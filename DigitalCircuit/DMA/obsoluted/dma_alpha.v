==> flow/design.v <==
module dma(
input clk,
input resetn,
input mode,
input dma_to_mem_enable,  
input mem_to_dma_valid,  
input dma_to_cpu_enable,  
input cpu_to_dma_valid,  
input [3:0] mem_data_out,
input [7:0] cpu_data_out,
output reg dma_to_mem_valid,  
output reg mem_to_dma_enable,  
output reg cpu_to_dma_enable,  
output reg dma_to_cpu_valid,  
output reg [3:0] mem_data_in,
output reg [7:0] cpu_data_in
);
reg[7:0]BUF1[7:0];
reg[7:0]BUF2[7:0];
reg [2:0]mem_write;
reg [2:0]cpu_write;
reg mem_write_high;
reg buf_input;
always@(posedge clk)
begin
    if(!resetn)
    begin
        if(mode==1'b1)
        begin
            dma_to_mem_valid<=0;
            mem_to_dma_enable<=0;
            cpu_to_dma_enable<=1;
            dma_to_cpu_valid<=0;
        end
        else
        begin
            dma_to_mem_valid<=0;
            mem_to_dma_enable<=1;
            cpu_to_dma_enable<=0;
            dma_to_cpu_valid<=0;
        end
        buf_input=1'b0;
        mem_write_high<=0;
        mem_write=3'b0;
        cpu_write=3'b0;
        mem_data_in=0;
        cpu_data_in=0;
    end
    else
    begin
        case ({cpu_to_dma_enable,dma_to_cpu_enable,mem_to_dma_enable,dma_to_mem_enable})
            4'b1000: 
            begin
                if(cpu_to_dma_valid)
                begin
                    if(buf_input==1'b0)
                    begin
                        BUF1[cpu_write]<=cpu_data_in;
                        if(cpu_write==3'd7)
                        begin
                            cpu_to_dma_enable<=0;
                            dma_to_mem_valid<=1;
                            cpu_write<=3'd0;
                            buf_input<=1'b1;
                        end
                        else
                        begin
                            cpu_write<=cpu_write+1;
                        end
                    end
                    else 
                    begin
                        BUF2[cpu_write]<=cpu_data_in;
                        if(cpu_write==3'd7)
                        begin
                            cpu_to_dma_enable<=0;
                            dma_to_mem_valid<=1;
                            cpu_write<=3'd0;
                            buf_input<=1'b0;
                        end
                        else
                        begin
                            cpu_write<=cpu_write+1;
                        end
                    end
                end
            end 
            4'b0100: 
            begin
                if(dma_to_cpu_valid)
                begin
                    if(!buf_input==1'b0)
                    begin
                        cpu_data_in<=BUF1[cpu_write];
                        if(cpu_write==3'd7)
                        begin
                            dma_to_cpu_valid<=0;
                            mem_to_dma_enable<=1;
                            cpu_write<=3'd0;
                            buf_input<=~1'b1;
                        end
                        else
                        begin
                            cpu_write<=cpu_write+1;
                        end
                    end
                    else 
                    begin
                        cpu_data_in<=BUF2[cpu_write];
                        if(cpu_write==3'd7)
                        begin
                            dma_to_cpu_valid<=0;
                            mem_to_dma_enable<=1;
                            cpu_write<=3'd0;
                            buf_input<=~1'b0;
                        end
                        else
                        begin
                            cpu_write<=cpu_write+1;
                        end
                    end
                end
            end
            4'b0010: 
            begin
                if(mem_to_dma_valid)
                begin
                    if(buf_input==1'b0)
                    begin
                        if(mem_write_high)
                        begin
                            BUF1[cpu_write][7:4]<=mem_data_in;
                            if(cpu_write==3'd7&mem_write_high)
                            begin
                                mem_to_dma_enable<=0;
                                dma_to_cpu_valid<=1;
                                buf_input<=1'b1;
                                mem_write_high<=~mem_write_high;
                            end
                        end
                        else
                        begin
                            BUF1[cpu_write][3:0]<=mem_data_in;
                            mem_write_high<=~mem_write_high;
                        end                            
                        begin
                            if(mem_write_high)
                                cpu_write<=cpu_write+1;
                        end
                    end
                    else 
                    begin
                        if(mem_write_high)
                        begin
                            BUF2[cpu_write][7:4]<=mem_data_in;
                            if(cpu_write==3'd7&mem_write_high)
                            begin
                                mem_to_dma_enable<=0;
                                dma_to_cpu_valid<=1;
                                buf_input<=1'b0;
                            end
                            mem_write_high<=~mem_write_high;
                        end
                        else
                        begin
                            BUF2[cpu_write][3:0]<=mem_data_in;
                            mem_write_high<=~mem_write_high;
                        end                
                        begin
                            if(mem_write_high)
                                cpu_write<=cpu_write+1;
                        end
                    end
                end
            end 
            4'b0001: 
            begin
                if(dma_to_mem_valid)
                begin
                    if(!buf_input==1'b0)
                    begin
                        if(mem_write_high)
                        begin
                            mem_data_in<= BUF1[cpu_write][7:4];
                            if(cpu_write==3'd7&mem_write_high)
                            begin
                                dma_to_mem_valid<=0;
                                cpu_to_dma_enable<=1;
                                buf_input<=~1'b1;
                            end
                            mem_write_high<=~mem_write_high;
                        end
                        else
                        begin
                            mem_data_in<= BUF1[cpu_write][3:0];
                            mem_write_high<=~mem_write_high;
                        end                            
                        begin
                            if(mem_write_high)
                                cpu_write<=cpu_write+1;
                        end
                    end
                    else 
                    begin
                        if(mem_write_high)
                        begin
                            mem_data_in<= BUF2[cpu_write][7:4];
                            mem_write_high<=~mem_write_high;
                        end
                        else
                        begin
                            mem_data_in<=BUF2[cpu_write][3:0];
                            if(cpu_write==3'd7&mem_write_high)
                            begin
                                dma_to_mem_valid<=0;
                                cpu_to_dma_enable<=1;
                                buf_input<=~1'b0;
                            end
                            mem_write_high<=~mem_write_high;
                        end                
                        begin
                            if(mem_write_high)
                                cpu_write<=cpu_write+1;
                        end
                    end
                end
            end 
            default: 
            ;
        endcase
    end
end
endmodule
# From RTL to reports: dma
# What the tools print for dma, step after step.
# Lines are those of the file above, counted from 1.
# Cell names lack the library's common part.
# A cell with -- has no value.
# setup
top_module	dma
clk_port	clk
cell_library	sky130hd
lib_corner	tt_025C_1v80

# Word level
# Source: Yosys, flattened and elaborated, memories not mapped. Widths are those after wreduce. Print and check cells do not count.
# Memory sizes are those after Yosys's memory passes, which may raise the word count (mostly to a power of two), join words into wider ones and drop unused or constant bits.
# op_classes
add_sub_neg	1
equal	24
muxes	120
n_logic	6
reduce_and_logical	12
# ops
cell	n
2-to-1 mux 8 bit	27
2-to-1 mux 1 bit	69
2-to-1 mux 3 bit	10
2-to-1 mux 4 bit	7
!= test 4 bit with constant B	6
!= test 3 bit with constant B	7
AND reduction 6 bit	2
parallel mux 3 bit (select 4 bit)	1
parallel mux 1 bit (select 2 bit)	5
!= test 2 bit with constant B	4
nonzero test 2 bit	3
!= test 3 x 1 -> 1 bit with constant B	2
AND reduction 3 bit	2
AND reduction 5 bit	1
bitwise OR 1 bit	4
AND reduction 2 bit	2
equality test 4 x 1 -> 1 bit with constant B	1
equality test 4 x 2 -> 1 bit with constant B	1
equality test 4 x 3 -> 1 bit with constant B	1
equality test 4 bit with constant B	1
AND reduction 4 bit	1
nonzero test 4 bit	1
parallel mux 1 bit (select 4 bit)	1
adder 3 x 1 -> 3 bit with constant B	1
equality test 3 bit with constant B	1
AND 1 bit	1
NOT 1 bit	1
# bits
regBits	21
mem_bits_rw	128
clocked_rd_ports_x_width	16
mem_count	2
inputBits	19
output_inout_bits	16
word_cells	174
# mem_list
memory	size	word_bits	read_ports	wr	line	source
BUF1	8	8	1	1	18	reg[7:0]BUF1[7:0];
BUF2	8	8	1	1	19	reg[7:0]BUF2[7:0];

# Longest topological paths
# Depth = most cells in a row (Yosys ltp): at word level without a register or memory, in the mapped netlist without a sequential cell, where the memories' decode and read muxes count.
# depth
depth_word	8
ABC_AREA	0
mapped_depth	8
mapped_depth_nobuf	7

# After synthesis
# Yosys stat after the flow's synthesis: flattened, memories mapped to cells. It holds for the ABC_AREA given above (unset counts as 0); a run with the other value may have another netlist.
# types
type	n
edfxtp_1	130
mux2i_1	54
dfxtp_1	22
mux2_2	28
nor2_1	47
a22oi_1	14
a21oi_1	14
a221oi_1	8
o21ai_0	14
nand2_1	17
nand3b_1	8
clkbuf_1	15
nor2b_1	9
a22o_1	5
a31oi_1	7
buf_4	5
ha_1	3
nand2b_1	6
# Not listed: further types 38, cells in them 79.
# mapped
stdcells	485
area_um2	6752.7
seq_area_um2	4344.2
ffs	152
buffers	30

# Worst setup path after synthesis
# OpenSTA on the mapped netlist: ideal clock, no wires. The path of least setup slack (recovery checks aside). Input and output delay are each 20% of the period. Register names are those of the netlist, which keeps one name where synthesis merged equal registers.
# synth_path
kind	input to register
from	in dma_to_mem_enable
to	mem BUF1[4][0]
tclk_ns	3.2
setup_time_ns	0.329
t_first_pin_ns	0.640
t_arrival_ns	1.944
required_time_ns	2.871
slack_ns	0.926
delay_ns	1.633
driving_pins	7
path_buffers	2
synth_period_reached_ns	2.274
# "delay_ns" is the arrival time less input delay plus setup time.
# "driving_pins": output pins that drive a net of the path, with the launching flip-flop's if there is one; two outputs of one cell count as two.
# "synth_period_reached_ns" = period - worst setup slack (recovery checks aside). The figure is calculated, with input and output delays left at 20% of the set period.
# synth_via
cell_sequence	buf_4 -> nor4b_2 -> nand3_1 -> o21a_1 -> or2_1 -> buf_2 -> nor2_1
# synth_lines
element	line	source
start: declaration	5	input dma_to_mem_enable,
end: declaration	18	reg[7:0]BUF1[7:0];
# No chain of elaborated cells between the ends is given.

# Timing after layout
# From the final timing report of stored run 1: the path of least setup slack in the routed layout; clock arrival at registers is part of the times.
# layout_path
kind	register to register
from	reg mem_to_dma_enable
to	mem BUF1[1][1]
tclk_ns	1.32
setup_time_ns	0.30
t_first_pin_ns	0.44
t_arrival_ns	2.25
required_time_ns	1.45
slack_ns	-0.80
driving_pins	8
path_buffers	2
# At most two assigning lines are given for a register; there are more.
# layout_via
cell_sequence	edfxtp_1 -> buf_6 -> nor4b_4 -> nand3_4 -> o21a_1 -> or2_4 -> buf_12 -> nor2_4
# layout_lines
element	line	source
start: declaration	12	output reg mem_to_dma_enable,
start: assignment	31	mem_to_dma_enable<=0;
start: assignment	38	mem_to_dma_enable<=1;
end: declaration	18	reg[7:0]BUF1[7:0];
# No chain of elaborated cells between the ends is given.

# Below are 2 stored runs of the flow (Yosys, OpenROAD; platform sky130hd) on dma, each with its settings and what was measured, unordered. Constraints: input delay and output delay 20% of the set period each, output load 0.01 pF.
# "period_reached_ns" is the run's clock period less its worst setup slack. It is reckoned from that one timing run; input and output delays stay at 20% of the period that was set.
# "timing.worst_path_ns": the worst setup path's part of the clock period (all of it between registers, 20% less for each end at a port) less its slack. A launch clock that arrives late makes it longer, a capture clock that arrives late makes it shorter.
# "power_total_w" is the tool's figure for a default switching activity; nothing was simulated.
# Among the settings, . means not set for that run.
stored run	period_ns	CORE_UTILIZATION	SETUP_SLACK_MARGIN	CELL_PAD_IN_SITES_GLOBAL_PLACEMENT	CELL_PAD_IN_SITES_DETAIL_PLACEMENT	GPL_TIMING_DRIVEN	CTS_CLUSTER_DIAMETER	CAP_MARGIN	CORE_MARGIN	SLEW_MARGIN	PLACE_DENSITY	CORE_ASPECT_RATIO	synthesis_area_um2	final_die_area_um2	cell_area_final_um2	post_route_util_frac	setup_ws_ns	tns_setup_ns	timing.hold.ws_ns	power_total_w	period_reached_ns	timing.worst_path_ns	worst_path_kind
stored run 1	1.32	23	0.08	3	2	0	276	10	2	20	.	.	6752.7	30745.9	9391.5	0.326	-0.803	-202.025	0.503	0.010534	2.123	2.12	register to register
stored run 2	3.19	46	.	.	1	.	313	15	2	20	0.6	1.65	6752.7	15696.1	7850.0	0.549	0.457	0.000	0.563	0.004439	2.733	2.09	input to register
