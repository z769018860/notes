==> flow/design.v <==
`timescale 1ns/1ps
module fifo(
    input clk,
    input rst,
    input [3:0] Data_In,
    output [7:0] Data_Out,
    output input_valid,  output_valid,
    input input_enable, output_enable);
reg [7:0] Data_Out;
reg [7:0] ram [7:0];
reg writelow; 
reg [2:0]pos_write,pos_read;
reg input_valid,  output_valid;
always@(posedge clk)begin
  if(rst)begin
    pos_read<=0;
    pos_write<=0;
    writelow<=1;
    Data_Out<=0;
    input_valid=1;
    output_valid=0;
    end
    else
    case({input_enable,input_valid,output_enable,output_valid})
        4'b1100: 
        begin 
            if(writelow)begin
            ram[pos_write][3:0]<=Data_In;
            writelow<=~writelow;
            end
            else begin
            ram[pos_write][7:4]<=Data_In;
            writelow<=~writelow;
            pos_write<=pos_write+1;
            end
        if(!(pos_read==(pos_write+1)||(pos_write-7)==pos_read))
        begin
        input_valid<=1;
        output_valid<=0;
        end
        else
        begin
        input_valid<=0;
        output_valid<=1;
        end
        end
        4'b0011:
        begin
            Data_Out<=ram[pos_read];
            pos_read<=pos_read+1;
            input_valid<=1;
            output_valid<=0;
        end
        default:
        ;
    endcase
    end
endmodule
* From RTL to reports: fifo
Tool output for the design above, in the order of the flow.
Line numbers count from 1 in the design file above.
Cell names lack the library's common part.
A cell with -- has no value.
- Top module :: fifo
- Clock input :: clk
- Standard-cell library :: sky130hd
- Library corner :: tt_025C_1v80

* Elaborated design
Yosys after proc, flatten, opt, wreduce and memory -nomap, before mapping. Memory bits, and registers merged into a memory's read port (data or address), are not among the register bits. Print and check cells are not counted. Equal cells are merged and count once.
Yosys's memory passes give these memory sizes; they may raise the number of words (mostly to a power of two), join words into wider ones and drop unused or constant bits.
- Add/subtract/negate cells :: 3
- Equality and inequality tests :: 4
- Muxes and demuxes :: 16
- Bitwise operators :: 1
- Reduce/logical cells :: 3
** Operators with widths (number)
- two-way mux 8 bit :: 6
- equality test 32 x 3 -> 1 bit :: 1
- two-way mux 1 bit :: 8
- adder 3 x 1 -> 4 bit (second input constant) :: 1
- subtractor 3 x 3 -> 4 bit (second input constant) :: 1
- equality test 3 x 4 -> 1 bit :: 1
- equality test 4 x 2 -> 1 bit (second input constant) :: 1
- equality test 4 bit (second input constant) :: 1
- parallel mux 1 bit (select 2 bit) :: 2
- adder 3 x 1 -> 3 bit (second input constant) :: 1
- AND reduction 2 bit :: 1
- nonzero test 2 bit :: 1
- logical OR 1 bit :: 1
- inverter 1 bit :: 1
- Bits in registers :: 9
- Bits in writable memories :: 64
- Clocked read ports x word width :: 8
- Memories :: 1
- Input port bits :: 8
- Word-level cells :: 33
** Memory list
- ram :: words 8, bits a word 8, read ports 1, wr ports 1, line 10 : reg [7:0] ram [7:0];

* Depth
Longest topological path by Yosys (ltp), each cell counted once; first at word level (registers and memories cut), then after technology mapping (sequential cells cut; the memories' decode and read muxes count).
- Word-level depth :: 5
- ABC_AREA :: 1
- Gate-level depth with buffers :: 9
- Depth with buffers taken out :: 8

* Synthesis result
The flow's flattened synthesis, as Yosys stat reports it; memories are mapped. The netlist is that of the ABC_AREA named above (0 if unset); the other value can give another one.
Totals and module areas in this step are rounded.
- Cells in the netlist :: 363
- Synthesis area :: 3540 µm²
- Mapped flip-flops :: 81
- Buffers :: 16
** Cells by type
- edfxtp_1 :: number 64, area in all 1.92E+03 µm²
- nand2_1 :: number 96, area in all 360.346 µm²
- dfxtp_1 :: number 17, area in all 340.326 µm²
- nand3_1 :: number 59, area in all 295.283 µm²
- inv_1 :: number 59, area in all 221.462 µm²
- nor2_1 :: number 23, area in all 86.333 µm²
- buf_6 :: number 6, area in all 67.565 µm²
- a21oi_1 :: number 10, area in all 50.048 µm²
- buf_2 :: number 5, area in all 25.024 µm²
- ha_1 :: number 2, area in all 25.024 µm²
- o21ai_0 :: number 5, area in all 25.024 µm²
- buf_4 :: number 3, area in all 22.522 µm²
- nand3_2 :: number 2, area in all 20.019 µm²
- xnor2_1 :: number 2, area in all 17.517 µm²
- nor3_4 :: number 1, area in all 16.266 µm²
- o22ai_1 :: number 2, area in all 12.512 µm²
- xor2_1 :: number 1, area in all 8.758 µm²
- clkbuf_1 :: number 2, area in all 7.507 µm²
Not listed: further types 4, cells in them 4.

* Timing after synthesis
Source: OpenSTA report_checks on the synthesized netlist (no wires, ideal clock, input and output delay 20% of the period each), path of least setup slack; recovery checks are left aside. Register names are those of the netlist, which keeps one name where synthesis merged equal registers.
- Path type :: flip-flop to flip-flop
- Start :: register input_valid
- End :: memory ram[0][4]
- Clock period :: 1870 ps
- Library setup time :: 329 ps
- Time at the first pin :: 0 ps
- Arrival :: 1137 ps
- Setup slack :: 404 ps
- Delay of the path :: 1466 ps
- Stages on the path :: 6
- Synthesis period reached :: 1466 ps
"delay of the path" = arrival - input delay + setup time.
"stages on the path": output pins that drive a net of the path, with the launching flip-flop's if there is one; two outputs of one cell count as two.
"synthesis period reached" is the clock period less the worst setup slack; recovery checks do not enter. This is arithmetic on one report: input and output delays are still those of the set period (20% each).
At most two assigning lines are given for a register; there are more.
- Cells stage by stage :: dfxtp_1 -> nand2_1 -> nor3_4 -> nand3_2 -> buf_6 -> nor2_1
** RTL lines, path post-synthesis
- from (decl) :: line 7 : output input_valid,  output_valid,
- from (assign) :: line 20 : input_valid=1;
- from (assign) :: line 38 : input_valid<=1;
- to (decl) :: line 10 : reg [7:0] ram [7:0];
Chain of elaborated cells between the ends: none given.

* Path in the finished layout
Path of least setup slack in the final report of flow run 1 (OpenROAD, finished layout, wires in). Where an end is a register, its clock arrival counts in the times.
The report prints the path's times to 10 ps; the period is as set.
- Path type :: flip-flop to output port
- Start :: register output_valid
- End :: output port output_valid
- Clock period :: 2420 ps
- Time at the first pin :: 340 ps
- Arrival :: 1350 ps
- Setup slack :: 580 ps
- Stages on the path :: 2
At most two assigning lines are given for a register; there are more.
- Cells stage by stage :: dfxtp_1 -> clkdlybuf4s50_1
- Cells in the longest elaborated chain :: 0
- Elaborated cells between the ends (all ways) :: 0
- Source lines of those cells :: 0
** RTL lines, path after layout
- from (decl) :: line 7 : output input_valid,  output_valid,
- from (assign) :: line 21 : output_valid=0;
- from (assign) :: line 39 : output_valid<=0;
- to (decl) :: line 7

Ticket comment

2 stored runs of fifo in the flow (synthesis by Yosys, layout by OpenROAD, sky130hd cells), in arbitrary order. Constraints: input delay and output delay 20% of the set period each, output load 0.01 pF.
"period reached": clock period set for the run, less the worst setup slack. It is reckoned from that one timing run; input and output delays stay at 20% of the period that was set.
"time on the worst setup path" means the part of the period allowed to the worst setup path (the constraints hold back 20% at inputs and 20% at outputs) less its slack; where the path has registers, the arrival times of their clocks count too.
"time on the worst setup path" is known to 10 ps.
The results are shown rounded.

** Flow run 1
- Settings :: period_ns=2.42; CORE_UTILIZATION=20; PLACE_DENSITY_LB_ADDON=0.11; CELL_PAD_IN_SITES_DETAIL_PLACEMENT=1; TNS_END_PERCENT=45; ABC_AREA=1; GPL_ROUTABILITY_DRIVEN=1; CTS_CLUSTER_DIAMETER=172; MIN_ROUTING_LAYER=met1; CAP_MARGIN=20; CORE_MARGIN=2; SLEW_MARGIN=20
- Synthesis area :: 3540 µm²
- Total die area :: 18800 µm²
- Standard-cell area after routing :: 4240 µm²
- Worst slack on setup checks :: 582 ps
- Period reached :: 1838 ps
- Time on the worst setup path :: 1350 ps
- Worst setup path kind :: flip-flop to output port

** Flow run 2
- Settings :: period_ns=1.53; CORE_UTILIZATION=17; SETUP_SLACK_MARGIN=0.33; PLACE_DENSITY_LB_ADDON=0.14; CELL_PAD_IN_SITES_GLOBAL_PLACEMENT=0; ABC_AREA=1; GPL_TIMING_DRIVEN=0; GPL_ROUTABILITY_DRIVEN=0; CAP_MARGIN=20; SLEW_MARGIN=25; MIN_ROUTING_LAYER=met1; CORE_MARGIN=2
- Synthesis area :: 3540 µm²
- Total die area :: 22000 µm²
- Standard-cell area after routing :: 4680 µm²
- Worst slack on setup checks :: 17 ps
- Period reached :: 1513 ps
- Time on the worst setup path :: 1510 ps
- Worst setup path kind :: flip-flop to flip-flop
